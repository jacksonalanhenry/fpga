==> flow/design.v <==
module clk_divider (
    input logic clk,
    input logic rst,
    input logic [63:0] freq_value,
    output logic tick
);
  logic [63:0] counter;
  always_ff @(posedge clk) begin
    if (rst) begin
      tick <= 0;
      counter <= 0;
    end else begin
      if (counter == freq_value) begin
        tick <= 1;
        counter <= 0;
      end else begin
        tick <= 0;
        counter <= counter + 1;
      end
    end
  end
endmodule
* Step by step through the tools: clk_divider *
The steps from the RTL of clk_divider to its reports follow in flow order.
Lines are those of the file above, counted from 1.
Operators: Yosys type, input widths -> output width; for muxes data width and select width s.
Library cell names are shortened.
A cell with -- has no value.

design
  design top = clk_divider
  clock port = clk
  standard-cell library = sky130hd
  timing corner = tt_025C_1v80

* After elaboration *
Source: Yosys, flattened and elaborated, memories not mapped. Widths are those after wreduce. Registers that Yosys merges into a memory's read port (data or address) are not register bits. Print and check cells do not count. Equal cells are merged and count once.

operators by class
  equal/unequal tests = 1
  muxes and demuxes = 1
  reductions and logical operators = 1
  add/sub/neg operators = 1

operator list
  operator               count
  $add 64x1->64 const B  1
  $eq 64x64->1           1
  $reduce_or 2->1        1
  $mux 1                 1

bit counts
  word-level cells = 6
  input port bits = 66
  bits in registers = 65

* Logic depth *
Yosys ltp: most cells in a row. Word level: on the elaborated netlist, between registers, memories and ports. Mapped: between sequential cells and ports; inverters and the memories' decode and read muxes count.

logic depth
  depth in word-level cells = 2
  ABC_AREA = 0
  depth in mapped cells = 9

* Mapped cells and area *
The flow's flattened synthesis, as Yosys stat reports it; memories are mapped. The netlist is that of the ABC_AREA named above (0 if unset); the other value can give another one.
The area totals of this step are shown rounded.

mapped netlist
  cell count = 423
  sequential part of the area = 1301 um^2
  mapped flip-flops = 65
  buffer cells = 11
  synthesis area = 3635 um^2

cell types
  cell      count
  dfxtp_1   65
  xnor2_1   101
  nor2_1    79
  xor2_1    22
  nand4_1   27
  nand3_1   23
  and3_1    13
  nand2_1   20
  nor3_1    12
  nor4_1    9
  nand4_2   3
  and4_1    4
  nand3_2   3
  clkbuf_1  7
  and2_1    4
  nand4_4   1
  nor4_4    1
  inv_1     5

Not listed: further types 18, cells in them 24.

* Timing after synthesis *
Source: OpenSTA report_checks on the synthesized netlist (no wires, ideal clock, input and output delay 20% of the period each), path of least setup slack; recovery checks are left aside. Register names are those of the netlist, which keeps one name where synthesis merged equal registers.

timing path post-synthesis
  path type = input-to-reg
  start point = input port freq_value[43]
  end point = register counter[45]
  time at the first pin = 0.694 ns
  clock period = 3.47 ns
  path delay = 1.285 ns
  setup slack = 1.491 ns
  path buffers = 2
  external input delay = 0.694 ns
  driving pins on the path = 8
  arrival = 1.851 ns
  period reached after synthesis = 1.979 ns

"path delay" is the arrival time less input delay plus setup time.
"driving pins on the path" counts driving pins, that of a launching flip-flop among them; a cell with two outputs on the path counts twice.
"period reached after synthesis" = period - worst setup slack (recovery checks aside). The figure is calculated, with input and output delays left at 20% of the set period.
Between the ends stands the longest chain of elaborated cells between them, by number of cells; it is not shown to be the way that was timed. Of several equally long chains one is given.
A line is the first line of the expression or statement that the cell stems from. Yosys adds cells for indexed reads and writes and turns some case tables into memories.
A register here has more assigning lines than the two given.

on the way, post-synthesis
  cell sequence = xnor2_1 nand4_1 nor4_1 nand4_1 nand2b_1 buf_6 clkbuf_1 nor2_1
  cells in the longest elaborated chain = 2

ends and longest elaborated chain, post-synthesis
  what                line  source
  start: declaration  4     input logic [63:0] freq_value,
  $eq 64x64->1        13    if (counter == freq_value) begin
  $reduce_or 2->1     --
  end: assignment     11    counter <= 0;
  end: assignment     18    counter <= counter + 1;
  end: declaration    7     logic [63:0] counter;

* Worst path after layout *
Path of least setup slack in the final report of stored run 1 (OpenROAD, finished layout, wires in). Where an end is a register, its clock arrival counts in the times.

timing path after layout
  path type = input-to-reg
  start point = input port freq_value[44]
  end point = register counter[33]
  external input delay = 0.35 ns
  path buffers = 3
  arrival = 2.28 ns
  driving pins on the path = 9
  time at the first pin = 0.35 ns
  clock period = 1.75 ns
  setup slack = -0.29 ns

Between the ends stands the longest chain of elaborated cells between them, by number of cells; it is not shown to be the way that was timed. Of several equally long chains one is given.
A register here has more assigning lines than the two given.

on the way, after layout
  cell sequence = clkdlybuf4s50_1 xnor2_1 nand4_1 nor4_1 nand4_1 nand2b_4 buf_12 clkbuf_16 nor2_2
  cells in the longest elaborated chain = 2

ends and longest elaborated chain, after layout
  what                line  source
  start: declaration  4     input logic [63:0] freq_value,
  $eq 64x64->1        13    if (counter == freq_value) begin
  $reduce_or 2->1     --
  end: assignment     11    counter <= 0;
  end: assignment     18    counter <= counter + 1;
  end: declaration    7     logic [63:0] counter;

# Flow runs of clk_divider

clk_divider through Yosys and OpenROAD on sky130hd: 2 stored runs, unordered, with their settings and measured results. The constraints put input and output delay at 20% of the set period each and load the outputs with 0.01 pF.
"achieved clock period": clock period set for the run, less the worst setup slack. It is reckoned from that one timing run; input and output delays stay at 20% of the period that was set.
"worst setup path time" = time allowed to the worst setup path (clock period - input delay - output delay, where it has them) - its slack; a late launch clock adds to it, a late capture clock takes from it.
"power" is the tool's figure for a default switching activity; nothing was simulated.
The results are shown rounded.

Stored run 1
==> flow/run.sh <==
#!/bin/bash
# the make line also repeats the synthesis and layout settings of config.mk as NAME=value (left out here)
make -C /OpenROAD-flow-scripts/flow DESIGN_CONFIG=/design/flow/config.mk WORK_HOME=/design/flow/orfs CLKGATE_MAP_FILE= finish
==> flow/config.mk <==
export PLATFORM = sky130hd
export DESIGN_NAME = clk_divider
export DESIGN_NICKNAME = clk_divider
export VERILOG_FILES = /design/flow/design.v
export SDC_FILE = /design/flow/constraint.sdc
export NUM_CORES = 4
export LEC_CHECK = 0
export ABC_AREA = 0
export CAP_MARGIN = 20
export CORE_MARGIN = 2
export CORE_UTILIZATION = 33
export CTS_CLUSTER_SIZE = 85
export GPL_TIMING_DRIVEN = 0
export MIN_ROUTING_LAYER = met1
export PLACE_DENSITY_LB_ADDON = 0.01
export SLEW_MARGIN = 20
==> flow/constraint.sdc <==
create_clock -name core_clock -period 1.75 [get_ports {clk}]
set_input_delay 0.3500 -clock core_clock [delete_from_list [all_inputs] [get_ports {clk}]]
set_output_delay 0.3500 -clock core_clock [all_outputs]
set_load 0.01 [all_outputs]

==> results of stored run 1 <==
chip area after synthesis (Yosys): 3635 um^2
die area: 11870 um^2
standard-cell area of the final layout: 5559 um^2
utilization: 51.5 %
worst setup slack after layout: -0.292 ns
total negative slack: -18.02 ns
worst hold slack: 0.464 ns
power: 3.124 mW
achieved clock period: 2.042 ns
worst setup path time: 1.69 ns
worst setup path kind: input-to-reg

Stored run 2
==> flow/run.sh <==
#!/bin/bash
# the make line also repeats the synthesis and layout settings of config.mk as NAME=value (left out here)
make -C /OpenROAD-flow-scripts/flow DESIGN_CONFIG=/design/flow/config.mk WORK_HOME=/design/flow/orfs CLKGATE_MAP_FILE= finish
==> flow/config.mk <==
export PLATFORM = sky130hd
export DESIGN_NAME = clk_divider
export DESIGN_NICKNAME = clk_divider
export VERILOG_FILES = /design/flow/design.v
export SDC_FILE = /design/flow/constraint.sdc
export NUM_CORES = 4
export LEC_CHECK = 0
export CAP_MARGIN = 20
export CELL_PAD_IN_SITES_DETAIL_PLACEMENT = 2
export CELL_PAD_IN_SITES_GLOBAL_PLACEMENT = 1
export CORE_MARGIN = 6
export CORE_UTILIZATION = 24
export CTS_CLUSTER_DIAMETER = 341
export CTS_CLUSTER_SIZE = 36
export GPL_ROUTABILITY_DRIVEN = 1
export GPL_TIMING_DRIVEN = 0
export MIN_ROUTING_LAYER = met2
export SLEW_MARGIN = 35
export TNS_END_PERCENT = 55
==> flow/constraint.sdc <==
create_clock -name core_clock -period 2.49 [get_ports {clk}]
set_input_delay 0.4980 -clock core_clock [delete_from_list [all_inputs] [get_ports {clk}]]
set_output_delay 0.4980 -clock core_clock [all_outputs]
set_load 0.01 [all_outputs]

==> results of stored run 2 <==
chip area after synthesis (Yosys): 3635 um^2
die area: 18240 um^2
standard-cell area of the final layout: 4930 um^2
utilization: 33.7 %
worst setup slack after layout: 0.066 ns
total negative slack: 0.000 ns
worst hold slack: 0.510 ns
power: 2.508 mW
achieved clock period: 2.424 ns
worst setup path time: 1.93 ns
worst setup path kind: input-to-reg
