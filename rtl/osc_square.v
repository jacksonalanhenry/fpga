==> flow/design.v <==
module osc_square (
    input logic clk,
    input logic rst,
    input logic enable,
    input logic [31:0] phase_inc,
    output logic wave_out
);
    logic [31:0] phase;
    always_ff @(posedge clk) begin
        if (rst) begin
            phase <= 0;
            wave_out <= 0;
        end else if (enable) begin
            phase <= phase + phase_inc;
            wave_out <= phase[31];   
        end
    end
endmodule
Step by step through the tools: osc_square
The steps from the RTL of osc_square to its reports follow in flow order.
Lines are those of the file above, counted from 1.
Operators: Yosys type, input widths -> output width; for muxes data width and select width s.
The mark n/a stands for no value.
Inputs
  top: osc_square
  clock input: clk
  standard-cell library: sky130hd
  timing corner: tt_025C_1v80

After elaboration
Source: Yosys, flattened and elaborated, memories not mapped. Widths are those after wreduce; folded enables and synchronous resets count as part of the registers. Registers that Yosys merges into a memory's read port (data or address) are not register bits. Print and check cells do not count. Equal cells are merged and count once.
Word-level totals
  bits in registers: 33
  input bits: 35
  elaborated cells: 3
  output and inout bits: 1
Operators by class
  add/sub/neg operators: 1
Operators with widths (number)
  $add 32x32->32: 1

Longest topological paths
Longest topological path by Yosys (ltp), each cell counted once; first at word level (registers and memories cut), then after technology mapping (sequential cells cut; the memories' decode and read muxes count).
Depth
  depth after elaboration: 1
  ABC_AREA: 0
  depth in mapped cells: 9
  gate-level depth less buffers: 9

Synthesis result
Yosys stat after the flow's synthesis: flattened, memories mapped to cells. It holds for the ABC_AREA given above (unset counts as 0); a run with the other value may have another netlist.
Synthesis totals
  flip-flop cells: 33
  sequential area: 660.6 um^2
  mapped cells: 378
  buffer cells: 14
  chip area (Yosys): 2937.8 um^2
Cells by type (number)
  sky130_fd_sc_hd__dfxtp_1: 33
  sky130_fd_sc_hd__ha_1: 31
  sky130_fd_sc_hd__a21oi_1: 37
  sky130_fd_sc_hd__nand2_1: 38
  sky130_fd_sc_hd__nor2_1: 34
  sky130_fd_sc_hd__mux2i_1: 10
  sky130_fd_sc_hd__a21o_1: 12
  sky130_fd_sc_hd__xnor2_1: 8
  sky130_fd_sc_hd__nand3_1: 13
  sky130_fd_sc_hd__o211ai_1: 8
  sky130_fd_sc_hd__o21ai_0: 12
  sky130_fd_sc_hd__inv_1: 15
  sky130_fd_sc_hd__nor3_1: 11
  sky130_fd_sc_hd__o21a_1: 7
  sky130_fd_sc_hd__o21bai_1: 7
  sky130_fd_sc_hd__clkbuf_1: 12
  sky130_fd_sc_hd__o2111ai_1: 5
  sky130_fd_sc_hd__xor2_1: 5
Not listed: further types 38, cells in them 80.

Path before layout
OpenSTA on the mapped netlist: ideal clock, no wires. The path of least setup slack (recovery checks aside). Input and output delay are each 20% of the period. Register names are those of the netlist, which keeps one name where synthesis merged equal registers.
Timing path after synthesis
  kind: input to register
  from: input phase_inc[18]
  to: register phase[31]
  path slack: 1.449 ns
  setup time: 0.121 ns
  launch time at the first pin: 0.892 ns
  stages: 9
  delay of the path: 2.118 ns
  required time: 4.339 ns
  clock period: 4.46 ns
  arrival time: 2.889 ns
  input delay: 0.892 ns
  synthesis period reached: 3.011 ns
"delay of the path" is the arrival time less input delay plus setup time.
"stages" counts driving pins, that of a launching flip-flop among them; a cell with two outputs on the path counts twice.
"synthesis period reached" = period - worst setup slack (recovery checks aside). The figure is calculated, with input and output delays left at 20% of the set period.
The rows between start and end are the longest chain of elaborated cells between them; the timing report does not say that the signal goes this way. Where chains are equally long, one stands for them.
A line is the first line of the expression or statement that the cell stems from. Yosys adds cells for indexed reads and writes and turns some case tables into memories.
Between the ends, after synthesis
  path through: sky130_fd_sc_hd__ha_1 > sky130_fd_sc_hd__buf_6 > sky130_fd_sc_hd__a21o_1 > sky130_fd_sc_hd__o2bb2ai_1 > sky130_fd_sc_hd__o41a_1 > sky130_fd_sc_hd__a21bo_1 > sky130_fd_sc_hd__o41a_1 > sky130_fd_sc_hd__o31a_1 > sky130_fd_sc_hd__mux2_4
  cells in the longest elaborated chain: 1
  elaborated cells on any way between the ends: 1
  RTL lines with such cells: 1
Ends and longest elaborated chain, after synthesis
  from (decl): line 5  | input logic [31:0] phase_inc,
  $add 32x32->32: line 14  | phase <= phase + phase_inc;
  to (assign): line 11  | phase <= 0;
  to (assign): line 14
  to (decl): line 8  | logic [31:0] phase;

Path in the finished layout
Path of least setup slack in the final report of run 2 (OpenROAD, finished layout, wires in). Where an end is a register, its clock arrival counts in the times.
Timing path after layout
  kind: register to register
  from: register phase[18]
  to: register phase[31]
  stages: 9
  setup time: 0.10 ns
  arrival time: 2.57 ns
  launch time at the first pin: 0.29 ns
  path slack: -0.04 ns
  clock period: 2.33 ns
  required time: 2.53 ns
The rows between start and end are the longest chain of elaborated cells between them; the timing report does not say that the signal goes this way. Where chains are equally long, one stands for them.
Between the ends, after layout
  path through: sky130_fd_sc_hd__dfxtp_2 > sky130_fd_sc_hd__ha_4 > sky130_fd_sc_hd__a21o_1 > sky130_fd_sc_hd__o2bb2ai_2 > sky130_fd_sc_hd__o41a_1 > sky130_fd_sc_hd__a21bo_1 > sky130_fd_sc_hd__o41a_1 > sky130_fd_sc_hd__o31a_1 > sky130_fd_sc_hd__mux2_4
  cells in the longest elaborated chain: 1
  elaborated cells on any way between the ends: 1
  RTL lines with such cells: 1
Ends and longest elaborated chain, after layout
  from (decl): line 8  | logic [31:0] phase;
  from (assign): line 11  | phase <= 0;
  from (assign): line 14  | phase <= phase + phase_inc;
  $add 32x32->32: line 14
  to (assign): line 11
  to (assign): line 14
  to (decl): line 8

--- measured runs ---
Flow measurements of osc_square on sky130hd: 2 stored runs with different settings, listed in no order. Input and output delays are each 20% of the period that was set; the output load is 0.01 pF.
"worst setup path time (ns)" is the time allowed to the run's worst setup path (the clock period less input and output delay, where it has them) less its slack. Clock arrival times count: a late capture clock shortens it, a late launch clock lengthens it.

settings of run 1
{
  "period_ns": 3.25,
  "CORE_UTILIZATION": 54,
  "SETUP_SLACK_MARGIN": 0.32,
  "PLACE_DENSITY": 0.46,
  "CORE_MARGIN": 8,
  "CELL_PAD_IN_SITES_GLOBAL_PLACEMENT": 3,
  "CELL_PAD_IN_SITES_DETAIL_PLACEMENT": 1,
  "TNS_END_PERCENT": 15,
  "GPL_TIMING_DRIVEN": 0,
  "CTS_CLUSTER_DIAMETER": 244,
  "CAP_MARGIN": 40,
  "MAX_ROUTING_LAYER": "met5",
  "SLEW_MARGIN": 20
}
report of run 1: did not finish, place, GPL-0301

settings of run 2
{
  "period_ns": 2.33,
  "CAP_MARGIN": 20,
  "CORE_MARGIN": 2,
  "CORE_UTILIZATION": 40,
  "SLEW_MARGIN": 20
}
report of run 2
yosys chip area after synthesis (um^2): 2937.8
finish__design__die__area: 8046.1
finish__design__instance__utilization: 0.7128
finish__timing__setup__ws: -0.039
finish__timing__hold__ws: 0.478
worst setup path time (ns): 2.37
worst setup path kind: register to register
--- end ---
